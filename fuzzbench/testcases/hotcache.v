==> flow/design.v <==
module hotcache(
    input   wire        clk,             
    input   wire        a_rst,           
    input   wire[2:0]   rd_reg,          
    input   wire[15:0]  rd_offset,       
    output  wire[15:0]  rd_data,         
    output  wire        rd_cached,       
    input   wire[2:0]   crb_reg,         
    input   wire        crb_commit,      
    input   wire        cmd_cache,       
    input   wire[2:0]   cmd_reg,         
    input   wire[15:0]  cmd_offset,      
    input   wire[15:0]  cmd_data         
);
reg[15:0] cache[0:32];
reg[7:0]  cache_line_valid_rs;
reg[7:0]  cache_line_valid_rx;
reg[7:0]  cache_line_valid_ry;
reg[7:0]  cache_line_valid_rz;
reg[3:0]  comb_rd_decoded;
reg[7:0]  comb_offset_decoded;
reg[7:0]  comb_cmd_offset_decoded;
always @(*) begin
    case ( rd_reg[1:0] )
    2'b00: comb_rd_decoded = 4'b0001;
    2'b01: comb_rd_decoded = 4'b0010;
    2'b10: comb_rd_decoded = 4'b0100;
    2'b11: comb_rd_decoded = 4'b1000;
    endcase
end
always @(*) begin
    case ( rd_offset[2:0] )
    3'b000: comb_offset_decoded = 8'b00000001;
    3'b001: comb_offset_decoded = 8'b00000010;
    3'b010: comb_offset_decoded = 8'b00000100;
    3'b011: comb_offset_decoded = 8'b00001000;
    3'b100: comb_offset_decoded = 8'b00010000;
    3'b101: comb_offset_decoded = 8'b00100000;
    3'b110: comb_offset_decoded = 8'b01000000;
    3'b111: comb_offset_decoded = 8'b10000000;
    endcase
end
always @(*) begin
    case ( cmd_offset[3:1] )
    3'b000: comb_cmd_offset_decoded = 8'b00000001;
    3'b001: comb_cmd_offset_decoded = 8'b00000010;
    3'b010: comb_cmd_offset_decoded = 8'b00000100;
    3'b011: comb_cmd_offset_decoded = 8'b00001000;
    3'b100: comb_cmd_offset_decoded = 8'b00010000;
    3'b101: comb_cmd_offset_decoded = 8'b00100000;
    3'b110: comb_cmd_offset_decoded = 8'b01000000;
    3'b111: comb_cmd_offset_decoded = 8'b10000000;
    endcase
end
wire is_in_range = rd_reg[2] & ~rd_offset[15] & ~rd_offset[14] & ~rd_offset[13] & ~rd_offset[12] & ~rd_offset[11] & ~rd_offset[10] & ~rd_offset[9] & ~rd_offset[8] & ~rd_offset[7] & ~rd_offset[6] & ~rd_offset[5] & ~rd_offset[4] & ~rd_offset[0];
wire comb_rd_rs = comb_rd_decoded[0] & is_in_range & ( ( cache_line_valid_rs & comb_offset_decoded ) != 8'b00000000 );
wire comb_rd_rx = comb_rd_decoded[1] & is_in_range & ( ( cache_line_valid_rx & comb_offset_decoded ) != 8'b00000000 );
wire comb_rd_ry = comb_rd_decoded[2] & is_in_range & ( ( cache_line_valid_ry & comb_offset_decoded ) != 8'b00000000 );
wire comb_rd_rz = comb_rd_decoded[3] & is_in_range & ( ( cache_line_valid_rz & comb_offset_decoded ) != 8'b00000000 );
wire affected_commit = crb_commit & crb_reg[2];
wire commit_invalidate = affected_commit & ( crb_reg[1:0] == rd_reg[1:0] ); 
wire commit_dispute    = affected_commit & ( crb_reg[1:0] == cmd_reg[1:0] );
wire[7:0] commit_dispute_mask = { ~commit_dispute, ~commit_dispute, ~commit_dispute, ~commit_dispute, ~commit_dispute, ~commit_dispute, ~commit_dispute, ~commit_dispute };
reg[15:0] comb_rd_data;
reg       comb_rd_cached;
always @(*) begin
    comb_rd_data = cache[ { rd_reg[1:0], rd_offset[3:1] } ];
    comb_rd_cached = ~commit_invalidate & ( comb_rd_rs | comb_rd_rx | comb_rd_ry | comb_rd_rz );
end
assign rd_data = comb_rd_data;
assign rd_cached = comb_rd_cached;
always @(posedge clk or negedge a_rst) begin
    if ( ~a_rst ) begin
        cache_line_valid_rs = 8'b0;
        cache_line_valid_rx = 8'b0;
        cache_line_valid_ry = 8'b0;
        cache_line_valid_rz = 8'b0;
    end else begin
        if ( cmd_cache ) begin
            cache_line_valid_rs <= (cmd_reg[1:0] == 2'b00) ? ( ( cache_line_valid_rs | comb_cmd_offset_decoded ) & commit_dispute_mask ) : cache_line_valid_rs;
            cache_line_valid_rx <= (cmd_reg[1:0] == 2'b01) ? ( ( cache_line_valid_rx | comb_cmd_offset_decoded ) & commit_dispute_mask ) : cache_line_valid_rx;
            cache_line_valid_ry <= (cmd_reg[1:0] == 2'b10) ? ( ( cache_line_valid_ry | comb_cmd_offset_decoded ) & commit_dispute_mask ) : cache_line_valid_ry;
            cache_line_valid_rz <= (cmd_reg[1:0] == 2'b11) ? ( ( cache_line_valid_rz | comb_cmd_offset_decoded ) & commit_dispute_mask ) : cache_line_valid_rz;
        end else begin
            cache_line_valid_rs <= ( crb_commit & crb_reg[2] & (cmd_reg[1:0] == 2'b00) ) ? 8'b0 : cache_line_valid_rs;
            cache_line_valid_rx <= ( crb_commit & crb_reg[2] & (cmd_reg[1:0] == 2'b01) ) ? 8'b0 : cache_line_valid_rx;
            cache_line_valid_ry <= ( crb_commit & crb_reg[2] & (cmd_reg[1:0] == 2'b10) ) ? 8'b0 : cache_line_valid_ry;
            cache_line_valid_rz <= ( crb_commit & crb_reg[2] & (cmd_reg[1:0] == 2'b11) ) ? 8'b0 : cache_line_valid_rz;
        end
    end
end
always @(posedge clk) begin
    if ( cmd_cache ) begin
        cache[ { cmd_reg[1:0], cmd_offset[3:1] } ] <= cmd_data;
    end
end
endmodule
# From RTL to reports: hotcache
# Tool output for the design above, in the order of the flow.
# Lines are those of the file above, counted from 1.
# Operators: Yosys type, input widths -> output width; for muxes data width and select width s.
setup:
  top_module: "hotcache"
  clock_port: "clk"
  library: "sky130hd"
  pvt_corner: "tt_025C_1v80"

# Word-level counts
# Counts by Yosys on the flattened word-level netlist (proc, flatten, opt, wreduce; memories kept). Register bits leave out memories and registers merged into their read ports (data or address). Print and check cells are left out. Cells with the same type and inputs are merged into one.
# Yosys's memory passes give these memory sizes; they may raise the number of words (mostly to a power of two), join words into wider ones and drop unused or constant bits.
bits:
  ramBits: 528
  in_bits: 61
  rom_bits: 128
  reg_bits: 32
  wordCells: 108
  mem_count: 3
  out_inout_bits: 17
memory_table:
  columns: ["memory", "size", "word_bits", "rd", "write_ports", "line_no", "rtl"]
  rows:
  - ["cache", 33, 16, 1, 1, 15, "reg[15:0] cache[0:32];"]
  - ["(no name shown)", 8, 8, 1, 0, 44, "case ( cmd_offset[3:1] )"]
  - ["(no name shown)", 8, 8, 1, 0, 32, "case ( rd_offset[2:0] )"]
op_classes:
  n_reduce_logical: 14
  mux: 16
  eq_ne: 12
  n_logic: 59
ops:
  columns: ["op", "n"]
  rows:
  - ["$mux 8", 12]
  - ["$and 8x8->8", 8]
  - ["$or 8x8->8", 4]
  - ["$reduce_bool 8->1", 4]
  - ["$and 1x1->1", 29]
  - ["$pmux 4 s4", 1]
  - ["$mux 16", 1]
  - ["$not 1->1", 15]
  - ["$ne 2x1->1 const B", 4]
  - ["$eq 2x2->1 const B", 4]
  - ["$reduce_and 2->1", 4]
  - ["$reduce_bool 2->1", 4]
  - ["$mux 6", 1]
  - ["$eq 2x1->1 const B", 2]
  - ["$eq 2x2->1", 2]
  - ["$logic_not 2->1", 2]
  - ["$or 1x1->1", 3]
  - ["$mux 1", 1]

# Longest topological paths
# Yosys ltp: most cells in a row. Word level: on the elaborated netlist, between registers, memories and ports. Mapped: between sequential cells and ports; inverters and the memories' decode and read muxes count.
depth:
  ltp_word: 20
  ABC_AREA: 0
  mapped_depth: 8

# Mapped cells and area
# Yosys stat after the flow's synthesis: flattened, memories mapped to cells. It holds for the ABC_AREA given above (unset counts as 0); a run with the other value may have another netlist.
# Totals and module areas in this step are rounded.
by_type:
  columns: ["type", "n"]
  rows:
  - ["sky130_fd_sc_hd__edfxtp_1", 512]
  - ["sky130_fd_sc_hd__mux4_2", 128]
  - ["sky130_fd_sc_hd__dfrtp_1", 32]
  - ["sky130_fd_sc_hd__mux2i_1", 65]
  - ["sky130_fd_sc_hd__nor2_1", 65]
  - ["sky130_fd_sc_hd__a22o_1", 25]
  - ["sky130_fd_sc_hd__a221oi_1", 16]
  - ["sky130_fd_sc_hd__buf_2", 26]
  - ["sky130_fd_sc_hd__a21oi_1", 25]
  - ["sky130_fd_sc_hd__buf_4", 12]
  - ["sky130_fd_sc_hd__clkbuf_1", 13]
  - ["sky130_fd_sc_hd__nor3b_1", 6]
  - ["sky130_fd_sc_hd__nand3b_1", 5]
  - ["sky130_fd_sc_hd__xor2_1", 4]
  - ["sky130_fd_sc_hd__mux2_2", 3]
  - ["sky130_fd_sc_hd__nand2_1", 9]
  - ["sky130_fd_sc_hd__o22ai_1", 5]
  - ["sky130_fd_sc_hd__inv_1", 8]
# Other cell types: 32; their cells: 54.
synth_totals:
  flip_flops: 544
  area_um2: 21360
  cells: 1013
  seqArea_um2: 16180

# Path before layout
# Path of least setup slack by OpenSTA after synthesis, without wires, with an ideal clock, recovery checks aside; 20% of the period is set as input and as output delay. Where synthesis merged equal registers, the netlist keeps one of their names.
synth_timing:
  kind: "input to output"
  startpoint: "input rd_offset[0]"
  endpoint: "output rd_cached"
  output_delay_ns: 0.810
  tclk_ns: 4.05
  path_buffers: 1
  delay_ns: 1.387
  arrival_time_ns: 2.197
  required_ns: 3.240
  setup_slack_ns: 1.043
  driving_pins: 6
  in_delay_ns: 0.810
  synth_period_reached_ns: 3.007
# "delay_ns" = arrival - input delay + setup time.
# A path that ends at an output port has no setup time.
# "driving_pins" counts driving pins, that of a launching flip-flop among them; a cell with two outputs on the path counts twice.
# "synth_period_reached_ns" = period - worst setup slack (recovery checks aside). The figure is calculated, with input and output delays left at 20% of the set period.
# Between the ends stands the longest chain of elaborated cells between them, by number of cells; it is not shown to be the way that was timed. Of several equally long chains one is given.
# A line is the first line of the expression or statement that the cell stems from. Yosys adds cells for indexed reads and writes and turns some case tables into memories.
synth_between:
  path_cell_list: "sky130_fd_sc_hd__buf_2 > sky130_fd_sc_hd__mux2_2 > sky130_fd_sc_hd__a211o_1 > sky130_fd_sc_hd__a222oi_1 > sky130_fd_sc_hd__o2bb2ai_1 > sky130_fd_sc_hd__o31a_1"
  elab_chain_cells: 8
  cone_cells: 23
  lines_between: 7
  classes_between: "logic (18); reduce/logical (4); memory (1)"
synth_rtl:
  columns: ["element", "line_no", "rtl"]
  rows:
  - ["from (decl)", 5, "input   wire[15:0]  rd_offset,"]
  - ["$not 1->1", 55, "wire is_in_range = rd_reg[2] & ~rd_offset[15] & ~rd_offset[14] & ~rd_offset[13] & ~rd_offset[12] & ~rd_offset[ ..."]
  - ["$and 1x1->1", 55, null]
  - ["$and 1x1->1 (2 in a row)", 56, "wire comb_rd_rs = comb_rd_decoded[0] & is_in_range & ( ( cache_line_valid_rs & comb_offset_decoded ) != 8'b000 ..."]
  - ["$or 1x1->1 (3 in a row)", 68, "comb_rd_cached = ~commit_invalidate & ( comb_rd_rs | comb_rd_rx | comb_rd_ry | comb_rd_rz );"]
  - ["$and 1x1->1", 68, null]
  - ["to (decl)", 7, "output  wire        rd_cached,"]

# Worst path after layout
# From the final timing report of stored run 2: the path of least setup slack in the routed layout; clock arrival at registers is part of the times.
layout_timing:
  kind: "register to output"
  startpoint: "register cache_line_valid_rz[2]"
  endpoint: "output rd_cached"
  tclk_ns: 1.89
  required_ns: 1.51
  arrival_time_ns: 2.44
  output_delay_ns: 0.38
  driving_pins: 7
  path_buffers: 1
  setup_slack_ns: -0.93
# Between the ends stands the longest chain of elaborated cells between them, by number of cells; it is not shown to be the way that was timed. Of several equally long chains one is given.
# At most two assigning lines are given for a register; there are more.
layout_between:
  path_cell_list: "sky130_fd_sc_hd__dfrtp_1 > sky130_fd_sc_hd__mux2_4 > sky130_fd_sc_hd__a211o_1 > sky130_fd_sc_hd__a222oi_1 > sky130_fd_sc_hd__o2bb2ai_1 > sky130_fd_sc_hd__o31a_1 > sky130_fd_sc_hd__buf_2"
  elab_chain_cells: 5
  cone_cells: 5
  lines_between: 2
  classes_between: "logic (4); reduce/logical (1)"
layout_rtl:
  columns: ["element", "line_no", "rtl"]
  rows:
  - ["from (decl)", 19, "reg[7:0]  cache_line_valid_rz;"]
  - ["from (assign)", 83, "cache_line_valid_rz <= (cmd_reg[1:0] == 2'b11) ? ( ( cache_line_valid_rz | comb_cmd_offset_decoded ) & commit_ ..."]
  - ["from (assign)", 88, "cache_line_valid_rz <= ( crb_commit & crb_reg[2] & (cmd_reg[1:0] == 2'b11) ) ? 8'b0 : cache_line_valid_rz;"]
  - ["$and 8x8->8", 59, "wire comb_rd_rz = comb_rd_decoded[3] & is_in_range & ( ( cache_line_valid_rz & comb_offset_decoded ) != 8'b000 ..."]
  - ["$reduce_bool 8->1", 59, null]
  - ["$and 1x1->1", 59, null]
  - ["$or 1x1->1", 68, "comb_rd_cached = ~commit_invalidate & ( comb_rd_rs | comb_rd_rx | comb_rd_ry | comb_rd_rz );"]
  - ["$and 1x1->1", 68, null]
  - ["to (decl)", 7, "output  wire        rd_cached,"]

# Measured results for hotcache: 2 stored runs of the Yosys and OpenROAD flow on sky130hd. The settings differ; the order carries no meaning. The constraints put input and output delay at 20% of the set period each and load the outputs with 0.01 pF.
# "timing.achieved_period_ns": clock period set for the run, less the worst setup slack. It is reckoned from that one timing run; input and output delays stay at 20% of the period that was set.
# "worst_path_ns" = time allowed to the worst setup path (clock period - input delay - output delay, where it has them) - its slack; a late launch clock adds to it, a late capture clock takes from it.
# "power_total_mw": no workload was simulated; the value follows from the tool's default switching activity.
# Results are given in rounded form.
runs:
  - name: "stored run 1"
    settings:
      period_ns: 2.51
      CORE_UTILIZATION: 64
      SETUP_SLACK_MARGIN: 0.67
      PLACE_DENSITY_LB_ADDON: 0.03
      CORE_ASPECT_RATIO: 1.07
      CELL_PAD_IN_SITES_DETAIL_PLACEMENT: 2
      ABC_AREA: 0
      GPL_TIMING_DRIVEN: 0
      GPL_ROUTABILITY_DRIVEN: 0
      MAX_ROUTING_LAYER: "met5"
      CAP_MARGIN: 20
      CORE_MARGIN: 2
      SLEW_MARGIN: 20
    outcome: "did not finish, placement stopped with DPL-0033"
  - name: "stored run 2"
    settings:
      period_ns: 1.89
      CORE_UTILIZATION: 29
      PLACE_DENSITY_LB_ADDON: 0.08
      CORE_ASPECT_RATIO: 1.1
      CORE_MARGIN: 2
      GPL_TIMING_DRIVEN: 0
      CTS_CLUSTER_SIZE: 70
      CAP_MARGIN: 25
      MIN_ROUTING_LAYER: "met1"
      SLEW_MARGIN: 20
    results:
      power_total_mw: 27.13
      setup_ws_ns: -0.931
      tns_ns: -11.07
      stdcell_area_um2: 27030
      worst_path_ns: 2.44
      worstPathKind: "register to output"
      final_die_area_um2: 75850
      timing.achieved_period_ns: 2.821
      synth_area_um2: 21360
